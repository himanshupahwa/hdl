==> flow/design.v <==
module gray_counter (
  out    ,  
  enable ,  
  clk    ,  
  rst       
  );
  input clk, rst, enable; 
  output [ 7:0] out;
  wire [7:0] out;
  reg [7:0] count;
  always @ (posedge clk) 
  if (rst) 
    count <= 0; 
  else if (enable) 
    count <= count + 1; 
  assign out = { count[7], (count[7] ^ count[6]),(count[6] ^ 
               count[5]),(count[5] ^ count[4]), (count[4] ^ 
               count[3]),(count[3] ^ count[2]), (count[2] ^ 
               count[1]),(count[1] ^ count[0]) };
endmodule 
== From RTL to reports: gray_counter ==
What the tools print for gray_counter, step after step.
Line numbers count from 1 in the design file above.
Cell names lack the library's common part.
Not given: n/a
Design
  top module: gray_counter
  clock input: clk
  standard-cell library: sky130hd
  timing corner: tt_025C_1v80

== After elaboration ==
Counts by Yosys on the flattened word-level netlist (proc, flatten, opt, wreduce; memories kept). Register bits leave out memories and registers merged into their read ports (data or address); mux counts leave out enables and synchronous resets folded into registers. Print and check cells are left out. Cells with the same type and inputs are merged into one.
Cells by class
  add/sub/neg operators: 1
  $mul: 0
  divide/modulo/power cells: 0
  magnitude comparators: 0
  equal/unequal tests: 0
  shifts and indexed selects: 0
  muxes and demuxes: 0
  bitwise operators: 7
  reduce/logical cells: 0
Operator list (number)
  adder 8 x 1 -> 8 bit (second input constant): 1
  bitwise XOR 1 bit: 7
Bit counts
  flip-flop bits (word level): 8
  latch bits: 0
  bits in writable memories: 0
  bits in read-only memories: 0
  clocked read ports x word width: 0
  memory cells: 0
  input port bits: 3
  output and inout bits: 8
  word-level cells: 9

== Logic depth ==
Longest topological path by Yosys (ltp), each cell counted once; first at word level (registers and memories cut), then after technology mapping (sequential cells cut; the memories' decode and read muxes count).
Logic depth
  depth in word-level cells: 1
  ABC_AREA: 0
  gate-level depth with buffers: 4
  gate-level depth less buffers: 4

== After synthesis ==
The flow's flattened synthesis, as Yosys stat reports it; memories are mapped. The netlist is that of the ABC_AREA named above (0 if unset); the other value can give another one.
Synthesis totals
  cell count: 41
  mapped area: 419.2 um2
  area of sequential cells: 160.2 um2
  flip-flops: 8
  buffers: 3
Cells by type
  dfxtp_1: number 8, total area 160.154 um2
  ha_1: number 6, total area 75.072 um2
  xor2_1: number 5, total area 43.792 um2
  nor2_1: number 7, total area 26.275 um2
  nand4_4: number 1, total area 21.27 um2
  xnor2_1: number 2, total area 17.517 um2
  buf_6: number 1, total area 11.261 um2
  mux2i_1: number 1, total area 10.01 um2
  and3_2: number 1, total area 7.507 um2
  buf_4: number 1, total area 7.507 um2
  nand4_1: number 1, total area 6.256 um2
  or3_1: number 1, total area 6.256 um2
  a21oi_1: number 1, total area 5.005 um2
  nand3_1: number 1, total area 5.005 um2
  o21ai_0: number 1, total area 5.005 um2
  clkbuf_1: number 1, total area 3.754 um2
  inv_1: number 1, total area 3.754 um2
  nand2_1: number 1, total area 3.754 um2

== Worst setup path after synthesis ==
Path of least setup slack by OpenSTA after synthesis, without wires, with an ideal clock, recovery checks aside; 20% of the period is set as input and as output delay. Where synthesis merged equal registers, the netlist keeps one of their names.
Timing post-synthesis
  kind: flip-flop to flip-flop
  start: register count[2]
  end: register count[7]
  period: 1.59 ns
  setup time: 0.070 ns
  time at the first pin: 0.000 ns
  data arrival time: 1.089 ns
  required time: 1.520 ns
  path slack: 0.431 ns
  delay of the path: 1.159 ns
  driving pins on the path: 5
  path buffers: 0
  period reached after synthesis: 1.159 ns
"delay of the path" is the arrival time less input delay plus setup time.
"driving pins on the path": output pins that drive a net of the path, with the launching flip-flop's if there is one; two outputs of one cell count as two.
"period reached after synthesis" is the clock period less the worst setup slack; recovery checks do not enter. This is arithmetic on one report: input and output delays are still those of the set period (20% each).
The rows between start and end are the longest chain of elaborated cells between them; the timing report does not say that the signal goes this way. Where chains are equally long, one stands for them.
A line is the first line of the expression or statement that the cell stems from. Yosys adds cells for indexed reads and writes and turns some case tables into memories.
On the way, post-synthesis
  path through: dfxtp_1 ha_1 nand4_4 or3_1 a21oi_1
  cells in the longest elaborated chain: 1
  elaborated cells between the ends (all ways): 1
  RTL lines with such cells: 1
  classes of those cells: add/sub (1)
RTL lines, path post-synthesis
  start: declaration: RTL line 10  | reg [7:0] count;
  start: assignment: RTL line 13  | count <= 0;
  start: assignment: RTL line 15  | count <= count + 1;
  adder 8 x 1 -> 8 bit: RTL line 15
  end: assignment: RTL line 13
  end: assignment: RTL line 15
  end: declaration: RTL line 10

Design gray_counter on sky130hd. What follows are 2 stored runs of the flow, each under its own settings; their order means nothing. The constraints put input and output delay at 20% of the set period each and load the outputs with 0.01 pF.

Flow files of run 1
==> flow/run.sh <==
#!/bin/bash
# the make line also repeats the synthesis and layout settings of config.mk as NAME=value (left out here)
make -C /OpenROAD-flow-scripts/flow DESIGN_CONFIG=/design/flow/config.mk WORK_HOME=/design/flow/orfs CLKGATE_MAP_FILE= finish
==> flow/config.mk <==
export PLATFORM = sky130hd
export DESIGN_NAME = gray_counter
export DESIGN_NICKNAME = gray_counter
export VERILOG_FILES = /design/flow/design.v
export SDC_FILE = /design/flow/constraint.sdc
export NUM_CORES = 4
export LEC_CHECK = 0
export CAP_MARGIN = 20
export CELL_PAD_IN_SITES_GLOBAL_PLACEMENT = 2
export CORE_ASPECT_RATIO = 1.38
export CORE_MARGIN = 9
export CORE_UTILIZATION = 64
export GPL_ROUTABILITY_DRIVEN = 0
export PLACE_DENSITY_LB_ADDON = 0.13
export SETUP_SLACK_MARGIN = 0.09
export SLEW_MARGIN = 0
==> flow/constraint.sdc <==
create_clock -name core_clock -period 1.49 [get_ports {clk}]
set_input_delay 0.2980 -clock core_clock [delete_from_list [all_inputs] [get_ports {clk}]]
set_output_delay 0.2980 -clock core_clock [all_outputs]
set_load 0.01 [all_outputs]

report of run 1: did not finish, floorplan, PDN-0185

Flow files of run 2
==> flow/run.sh <==
#!/bin/bash
# the make line also repeats the synthesis and layout settings of config.mk as NAME=value (left out here)
make -C /OpenROAD-flow-scripts/flow DESIGN_CONFIG=/design/flow/config.mk WORK_HOME=/design/flow/orfs CLKGATE_MAP_FILE= finish
==> flow/config.mk <==
export PLATFORM = sky130hd
export DESIGN_NAME = gray_counter
export DESIGN_NICKNAME = gray_counter
export VERILOG_FILES = /design/flow/design.v
export SDC_FILE = /design/flow/constraint.sdc
export NUM_CORES = 4
export LEC_CHECK = 0
export CAP_MARGIN = 20
export CORE_MARGIN = 2
export CORE_UTILIZATION = 68
export SLEW_MARGIN = 20
==> flow/constraint.sdc <==
create_clock -name core_clock -period 1.34 [get_ports {clk}]
set_input_delay 0.2680 -clock core_clock [delete_from_list [all_inputs] [get_ports {clk}]]
set_output_delay 0.2680 -clock core_clock [all_outputs]
set_load 0.01 [all_outputs]

report of run 2: did not finish, floorplan, PDN-0185
